==> flow/design.v <==
module datapath_circle(clock, resetb, pixel, init_vars, 
					   init_circle, load_crit, load_offsety, 
					   load_offsetx, load_circle, x, y, 
					   crit_condition, offset_condition, 
					   colour, circle_num);
	input clock, resetb;
	input init_circle, init_vars, load_circle, load_crit, load_offsety, load_offsetx;
	input [3:0] pixel;
	output crit_condition, offset_condition;
	output reg [7:0] x;
	output reg [6:0] y;
	output reg [2:0] colour;
	output reg [2:0] circle_num;
	reg signed[8:0] crit, next_crit;
	reg [7:0] offsetx, offsety;
	wire [7:0] next_offsetx, next_offsety;
	reg [7:0] center_x, center_y, radius;
	wire [2:0] next_circle;
	assign crit_condition = (crit <= 0) ? 1 : 0;
	assign offset_condition = (offsety <= offsetx) ? 1 : 0;
	assign next_offsetx = (init_vars == 1) ? radius : offsetx - 1;
	assign next_offsety = (init_vars == 1) ? 0 : offsety + 1;
	assign next_circle = (init_circle == 1) ? 1 : circle_num + 1;
	always_comb begin
		if(init_vars == 1)
			next_crit = (1 - radius);
		else if(crit <= 0) 
			next_crit = (crit + 2 * offsety + 1);
		else 
			next_crit = (crit + 2 * (offsety - offsetx) + 1);
		case(circle_num)
			1: begin
			   center_x = 30;
			   center_y = 40;
			   radius = 20;
			   colour = 3'b001;
			   end
			2: begin
			   center_x = 80;
			   center_y = 40;
			   radius = 20;
			   colour = 3'b111;
			   end
			3: begin
			   center_x = 130;
			   center_y = 40;
			   radius = 20;
			   colour = 3'b100;
			   end
			4: begin
			   center_x = 55;
			   center_y = 80;
			   radius = 20;
			   colour = 3'b110;
			   end
			5: begin
			   center_x = 105;
			   center_y = 80;
			   radius = 20;
			   colour = 3'b010;
			   end
			default: begin
				center_x = 0;
				center_y = 0;
				radius = 0;
				colour = 3'b000;
				end
		endcase
		case(pixel)
			1: begin 
				x = center_x + offsetx;
				y = center_y + offsety;
				end
			2: begin 
				x = center_x + offsety;
				y = center_y + offsetx;
				end
			3: begin
				x = center_x - offsetx;
				y = center_y + offsety;
				end
			4: begin
				x = center_x - offsety;
				y = center_y + offsetx;
				end
			5: begin
				x = center_x - offsetx;
				y = center_y - offsety;
				end
			6: begin
				x = center_x - offsety;
				y = center_y - offsetx;
				end
			7: begin
				x = center_x + offsetx;
				y = center_y - offsety;
				end
			8: begin
				x = center_x + offsety;
				y = center_y - offsetx;
				end
			default: begin
				x = 0;
				y = 0;
				end
		endcase		
	end
	always_ff @(posedge clock, negedge resetb) begin
		if(resetb == 0)begin
			crit = 0;
			offsetx = 0;
			offsety = 0;
			circle_num = 1;
		end
		else begin 
			if(load_crit == 1)
				crit = next_crit;
			if(load_offsetx == 1)
				offsetx = next_offsetx;
			if(load_offsety == 1)
				offsety = next_offsety;
			if(load_circle == 1)
				circle_num = next_circle;
		end
	end
endmodule	
* From RTL to reports: datapath_circle
The steps from the RTL of datapath_circle to its reports follow in flow order. Lines are those of the file above, counted from 1. Operators carry their Yosys type and port widths (W data, S select, Z words). Cell names lack the library's common part. A cell with - has no value.
Set-up: top datapath_circle, clock port clock, cell library sky130hd, corner tt_025C_1v80

* After elaboration
Source: Yosys, flattened and elaborated, memories not mapped. Widths are those after wreduce; folded enables and synchronous resets count as part of the registers. Registers that Yosys merges into a memory's read port (data or address) are not register bits. Print and check cells do not count. Equal cells are merged and count once.
Word-level totals: register bits after elaboration 28, input port bits 12, output and inout port bits 23
Operators by class: $add $sub $neg 17, $lt $le $gt $ge 2, equal/unequal tests 13, muxes and demuxes 13, reduce/logical cells 11
Operator list (count):
- $pmux W8 S5 | 1
- $pmux W8 S4 | 1
- $pmux W7 S4 | 1
- $sub A8 B8 Y8 | 3
- $reduce_or A2 Y1 | 9
- $add A9 B1 Y9 const B | 2
- $add A9 B9 Y9 | 2
- $mux W9 | 2
- $eq A4 B3 Y1 const B | 4
- $add A8 B8 Y8 | 2
- $mux W8 | 2
- $pmux W3 S5 | 1
- $add A7 B7 Y7 | 2
- $sub A7 B7 Y7 | 2
- $pmux W7 S2 | 1
- $sub A1 B8 Y9 const A | 1
- $le A9 B1 Y1 const B | 1
- $eq A4 B2 Y1 const B | 2
- $add A8 B1 Y8 const B | 1
- $sub A8 B1 Y8 const B | 1
- $le A8 B8 Y1 | 1
- $eq A3 B2 Y1 const B | 2
- $eq A3 B3 Y1 const B | 2
- $reduce_or A5 Y1 | 1
- $mux W5 | 1
- $eq A4 B1 Y1 const B | 1
- $eq A4 B4 Y1 const B | 1
- $add A3 B1 Y3 const B | 1
Other operator kinds: 4; their cells: 5.

* Depth
Longest topological path by Yosys (ltp), each cell counted once; first at word level (registers and memories cut), then after technology mapping (sequential cells cut; the memories' decode and read muxes count).
Depth: depth in word-level cells 5, ABC_AREA 0, mapped depth 17

* After synthesis
Yosys stat after the flow's synthesis: flattened, memories mapped to cells. It holds for the ABC_AREA given above (unset counts as 0); a run with the other value may have another netlist. Totals and module areas in this step are rounded.
Mapped netlist: cell count 518, cell area after synthesis 4000 um^2, sequential part of the area 700 um^2, flip-flop cells 28, buffers 24
Cells by type:
- dfrtp_1 | count 27, total area 675.648 um^2
- ha_1 | count 44, total area 550.528 um^2
- o21ai_0 | count 47, total area 235.226 um^2
- xnor2_1 | count 26, total area 227.718 um^2
- nor2_1 | count 55, total area 206.448 um^2
- a21oi_1 | count 32, total area 160.154 um^2
- nand2_1 | count 40, total area 150.144 um^2
- inv_1 | count 37, total area 138.883 um^2
- nor3_1 | count 23, total area 115.11 um^2
- xor2_1 | count 13, total area 113.859 um^2
- a21o_1 | count 11, total area 82.579 um^2
- fa_1 | count 4, total area 80.077 um^2
- o311ai_0 | count 7, total area 61.309 um^2
- mux2i_1 | count 6, total area 60.058 um^2
- clkbuf_1 | count 14, total area 52.55 um^2
- nand2b_1 | count 8, total area 50.048 um^2
- o22ai_1 | count 8, total area 50.048 um^2
- buf_6 | count 4, total area 45.043 um^2
Not listed: further types 52, cells in them 112.

* Timing after synthesis
OpenSTA on the mapped netlist: ideal clock, no wires. The path of least setup slack (recovery checks aside). Input and output delay are each 20% of the period. Register names are those of the netlist, which keeps one name where synthesis merged equal registers.
Path after synthesis: path type in2out, start input port pixel[0], end output port x[7], clock period 4.84 ns, external input delay 0.968 ns, data arrival time 3.777 ns, setup slack 0.095 ns, path delay 2.809 ns, stages on the path 15, path buffers 2, synthesis period reached 4.745 ns
"path delay" is the arrival time less input delay plus setup time. A path that ends at an output port has no setup time. "stages on the path": output pins that drive a net of the path, with the launching flip-flop's if there is one; two outputs of one cell count as two. "synthesis period reached" = period - worst setup slack (recovery checks aside). The figure is calculated, with input and output delays left at 20% of the set period. The rows between start and end are the longest chain of elaborated cells between them; the timing report does not say that the signal goes this way. Where chains are equally long, one stands for them. A line is the first line of the expression or statement that the cell stems from. Yosys adds cells for indexed reads and writes and turns some case tables into memories.
On the way, after synthesis: cells stage by stage buf_2 inv_1 o21ai_0 a21oi_1 or2_2 clkbuf_1 nor2_1 a31oi_1 ha_1 a21o_1 a21oi_1 o21ai_0 o41ai_1 xnor3_1 and2_1, cells in the longest elaborated chain 3, elaborated cells on any way between the ends 13
Ends and longest elaborated chain, after synthesis:
- start: declaration | line 8 | input [3:0] pixel;
- $eq A4 B4 Y1 | line 69 | case(pixel)
- $reduce_or A2 Y1
- $pmux W8 S4 | line 69
- end: declaration | line 10 | output reg [7:0] x;

* Timing after layout
Path of least setup slack in the final report of run A (OpenROAD, finished layout, wires in). Where an end is a register, its clock arrival counts in the times.
Path after layout: path type in2out, start input port pixel[1], end output port x[7], clock period 5.44 ns, external input delay 1.09 ns, data arrival time 4.35 ns, setup slack 0.00 ns, stages on the path 16, path buffers 5
The rows between start and end are the longest chain of elaborated cells between them; the timing report does not say that the signal goes this way. Where chains are equally long, one stands for them.
On the way, after layout: cells stage by stage buf_4 buf_6 nor4b_4 or2_4 buf_4 buf_4 nor2_1 o21ai_1 o311ai_2 ha_2 nor3_1 nor2_2 o41ai_4 xnor3_1 and2_4 buf_6, cells in the longest elaborated chain 3, elaborated cells on any way between the ends 13
Ends and longest elaborated chain, after layout:
- start: declaration | line 8 | input [3:0] pixel;
- $eq A4 B4 Y1 | line 69 | case(pixel)
- $reduce_or A2 Y1
- $pmux W8 S4 | line 69
- end: declaration | line 10 | output reg [7:0] x;

Wiki page: datapath_circle / flow data

Design datapath_circle on sky130hd. What follows are 2 stored runs of the flow, each under its own settings; their order means nothing. The constraints put input and output delay at 20% of the set period each and load the outputs with 0.01 pF.
"achieved period" = clock period - worst setup slack. The figure is calculated, with input and output delays left at 20% of the set period.
By "time on the worst setup path" is meant the share of the clock period that the worst setup path is allowed (20% is reserved at inputs, 20% at outputs), minus its slack. Clock arrival times at its registers enter into it.
"power" rests on the timing tool's default activity at the inputs, not on a simulated workload.
The measured numbers are rounded.

* Run A | settings: period_ns 5.44; CORE_UTILIZATION 21; SETUP_SLACK_MARGIN 1.06; PLACE_DENSITY 0.89; CORE_MARGIN 8; CELL_PAD_IN_SITES_DETAIL_PLACEMENT 2; GPL_ROUTABILITY_DRIVEN 1; CAP_MARGIN 0; SLEW_MARGIN 20 | results: time on the worst setup path 3.26 ns; worst setup path kind in2out; total negative slack on setup checks 0.000 ns; achieved period 5.437 ns; standard-cell area after routing 6000 um^2; die outline area 24000 um^2; setup slack of the critical path 0.003 ns; synthesized cell area 4000 um^2; worst hold slack in the final report 0.55 ns; power 3000 uW
* Run B | settings: period_ns 6.72; CORE_UTILIZATION 49; PLACE_DENSITY_LB_ADDON 0.28; CELL_PAD_IN_SITES_GLOBAL_PLACEMENT 2; GPL_TIMING_DRIVEN 1; CTS_CLUSTER_SIZE 17; SLEW_MARGIN 20; CAP_MARGIN 20; CORE_MARGIN 2 | not finished: placement ended with error FLW-0024
