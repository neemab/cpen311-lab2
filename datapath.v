==> flow/design.v <==
module datapath_clear(clock, resetb, initx, inity, loadx, loady,  xdone, ydone, x, y, colour);
	input clock, initx, inity, loadx, loady, resetb;
	output xdone, ydone;
	output reg [7:0] x;
	output reg [6:0] y;
	output [2:0] colour;
	wire [7:0] xnext, xplus1;
	wire [6:0] ynext, yplus1;
	assign xnext = (initx == 1) ? 0 : xplus1;
	assign ynext = (inity == 1) ? 0 : yplus1;
	assign xdone = (x == 160) ? 1 : 0;
	assign ydone = (y == 120) ? 1 : 0;
	assign xplus1 = x + 1;
	assign yplus1 = y + 1;
	assign colour = 0;
	always_ff @(posedge clock, negedge resetb) begin
		if(resetb == 0) begin
			x = 0;
			y = 0;
		end
		else begin 
			if(loadx == 1)
				x = xnext;
			if(loady == 1)
				y = ynext;
		end
	end	
endmodule
# Step by step through the tools: datapath_clear
# The steps from the RTL of datapath_clear to its reports follow in flow order.
# Line numbers count from 1 in the design file above.
# Library cell names are shortened.
# Not given: --
dict set report design {
  design {datapath_clear}
  clock {clock}
  cell_library {sky130hd}
  corner {tt_025C_1v80}
}

# Word-level counts
# Source: Yosys, flattened and elaborated, memories not mapped. Widths are those after wreduce; folded enables and synchronous resets count as part of the registers. Registers that Yosys merges into a memory's read port (data or address) are not register bits. Print and check cells do not count. Equal cells are merged and count once.
dict set report word_totals {
  reg_bits 15
  elab_cells 10
}
dict set report op_classes {
  mux 4
  n_addsub 2
  equal 2
}
# cell n
set ops {}
lappend ops {{adder 8 x 1 -> 8 bit (second input constant)} 1}
lappend ops {{equality test 8 bit (second input constant)} 1}
lappend ops {{2-to-1 mux 8 bit} 1}
lappend ops {{adder 7 x 1 -> 7 bit (second input constant)} 1}
lappend ops {{equality test 7 bit (second input constant)} 1}
lappend ops {{2-to-1 mux 7 bit} 1}
lappend ops {{2-to-1 mux 1 bit} 2}

# Logic depth
# Depth = most cells in a row (Yosys ltp): at word level without a register or memory, in the mapped netlist without a sequential cell, where the memories' decode and read muxes count.
dict set report depth {
  ltp_word 2
  ABC_AREA 0
  mapped_depth 4
}

# After synthesis
# Source: synth_stat.txt of the flow (Yosys; design flattened, memories mapped). It holds for the ABC_AREA given above (unset counts as 0); a run with the other value may have another netlist.
# The area totals of this step are shown rounded.
# cell_type n type_area_um2
set types {}
lappend types {dfrtp_1 15 375.36}
lappend types {ha_1 4 50.048}
lappend types {o21ai_0 7 35.034}
lappend types {inv_1 9 33.782}
lappend types {mux2i_1 3 30.029}
lappend types {nand2_1 8 30.029}
lappend types {nand4_1 4 25.024}
lappend types {o22ai_1 4 25.024}
lappend types {buf_4 3 22.522}
lappend types {mux2_2 2 22.522}
lappend types {or3_1 3 18.768}
lappend types {xor2_1 2 17.517}
lappend types {a21boi_1 2 15.014}
lappend types {nand3_1 3 15.014}
lappend types {nand3b_1 2 15.014}
lappend types {nand2b_1 2 12.512}
lappend types {nand4_2 1 12.512}
lappend types {nor2b_1 2 12.512}
# Not listed: further types 15, cells in them 17.
dict set report synth_totals {
  stdcells 93
  area_um2 877.1
  n_buf 6
  ff_cells 15
}

# Path before layout
# Source: OpenSTA report_checks on the synthesized netlist (no wires, ideal clock, input and output delay 20% of the period each), path of least setup slack; recovery checks are left aside. Register names are those of the netlist, which keeps one name where synthesis merged equal registers.
dict set report synth_path {
  path_kind {register to output}
  startpoint {register x[0]}
  endpoint {output xdone}
  delay_ps 1185
  out_delay_ps 288
  required_ps 1152
  path_buffers 0
  slack_ps -33
  arrival_time_ps 1185
  driving_pins 5
  period_ps 1440
  period_less_setup_slack_ps 1473
}
# "delay_ps" = arrival - input delay + setup time.
# A path that ends at an output port has no setup time.
# "driving_pins": output pins that drive a net of the path, with the launching flip-flop's if there is one; two outputs of one cell count as two.
# "period_less_setup_slack_ps" = period - worst setup slack (recovery checks aside). The figure is calculated, with input and output delays left at 20% of the set period.
# The rows between start and end are the longest chain of elaborated cells between them; the timing report does not say that the signal goes this way. Where chains are equally long, one stands for them.
# A line is the first line of the expression or statement that the cell stems from. Yosys adds cells for indexed reads and writes and turns some case tables into memories.
dict set report synth_via {
  path_cell_list {dfrtp_1 inv_1 ha_1 nand4_1 nor4b_1}
  elab_chain_cells 2
  cells_between 2
  lines_between 1
}
# item line
set synth_rtl {}
lappend synth_rtl {{from (decl)} 4} ;# output reg [7:0] x;
lappend synth_rtl {{from (assign)} 18} ;# x = 0;
lappend synth_rtl {{from (assign)} 23} ;# x = xnext;
lappend synth_rtl {{equality test 8 bit} 11} ;# assign xdone = (x == 160) ? 1 : 0;
lappend synth_rtl {{2-to-1 mux 1 bit} 11}
lappend synth_rtl {{to (decl)} 3} ;# output xdone, ydone;

# Path in the finished layout
# From the final timing report of run 1: the path of least setup slack in the routed layout; clock arrival at registers is part of the times.
# The report prints the path's times to 10 ps; the period is as set.
dict set report layout_path {
  path_kind {register to output}
  startpoint {register x[0]}
  endpoint {output xdone}
  required_ps 1320
  out_delay_ps 330
  period_ps 1650
  driving_pins 6
  arrival_time_ps 1380
  path_buffers 1
  slack_ps -60
}
# The rows between start and end are the longest chain of elaborated cells between them; the timing report does not say that the signal goes this way. Where chains are equally long, one stands for them.
dict set report layout_via {
  path_cell_list {dfrtp_1 inv_2 ha_1 nand4_1 nor4b_2 buf_2}
  elab_chain_cells 2
  cells_between 2
  lines_between 1
}
# item line
set layout_rtl {}
lappend layout_rtl {{from (decl)} 4} ;# output reg [7:0] x;
lappend layout_rtl {{from (assign)} 18} ;# x = 0;
lappend layout_rtl {{from (assign)} 23} ;# x = xnext;
lappend layout_rtl {{equality test 8 bit} 11} ;# assign xdone = (x == 160) ? 1 : 0;
lappend layout_rtl {{2-to-1 mux 1 bit} 11}
lappend layout_rtl {{to (decl)} 3} ;# output xdone, ydone;

# Settings and measured results of 2 stored flow runs for module datapath_clear (sky130hd), not sorted in any way. The constraints put input and output delay at 20% of the set period each and load the outputs with 0.01 pF.
# "achievedPeriod_ps" = clock period - worst setup slack. The figure is calculated, with input and output delays left at 20% of the set period.
# "worstPathTime_ps": the worst setup path's part of the clock period (all of it between registers, 20% less for each end at a port) less its slack. A launch clock that arrives late makes it longer, a capture clock that arrives late makes it shorter.
# "power_uw": no workload was simulated; the value follows from the tool's default switching activity.
# "worstPathTime_ps" is given in steps of 10 ps.
# Results are given in rounded form.
run="run 1" settings period_ns=1.65 CORE_UTILIZATION=45 CAP_MARGIN=20 CORE_MARGIN=2 SLEW_MARGIN=20
run="run 1" results tns_setup_ps=-58 fin_ws_ps=-58 finish.stdcell_area_um2=1343 power_uw=1046 final_die_area_um2=2318 worstPathTime_ps=1380 worst_setup_path_type="register to output" achievedPeriod_ps=1708 post_route_util_pct=75.3 synth_area_um2=877.1
run="run 2" settings period_ns=2.56 CORE_UTILIZATION=70 SETUP_SLACK_MARGIN=0.47 PLACE_DENSITY_LB_ADDON=0.22 CELL_PAD_IN_SITES_DETAIL_PLACEMENT=0 TNS_END_PERCENT=70 CTS_CLUSTER_SIZE=85 MIN_ROUTING_LAYER="met2" MAX_ROUTING_LAYER="met4" CAP_MARGIN=20 CORE_MARGIN=2 SLEW_MARGIN=20
run="run 2" outcome="incomplete, placement halted on FLW-0024"
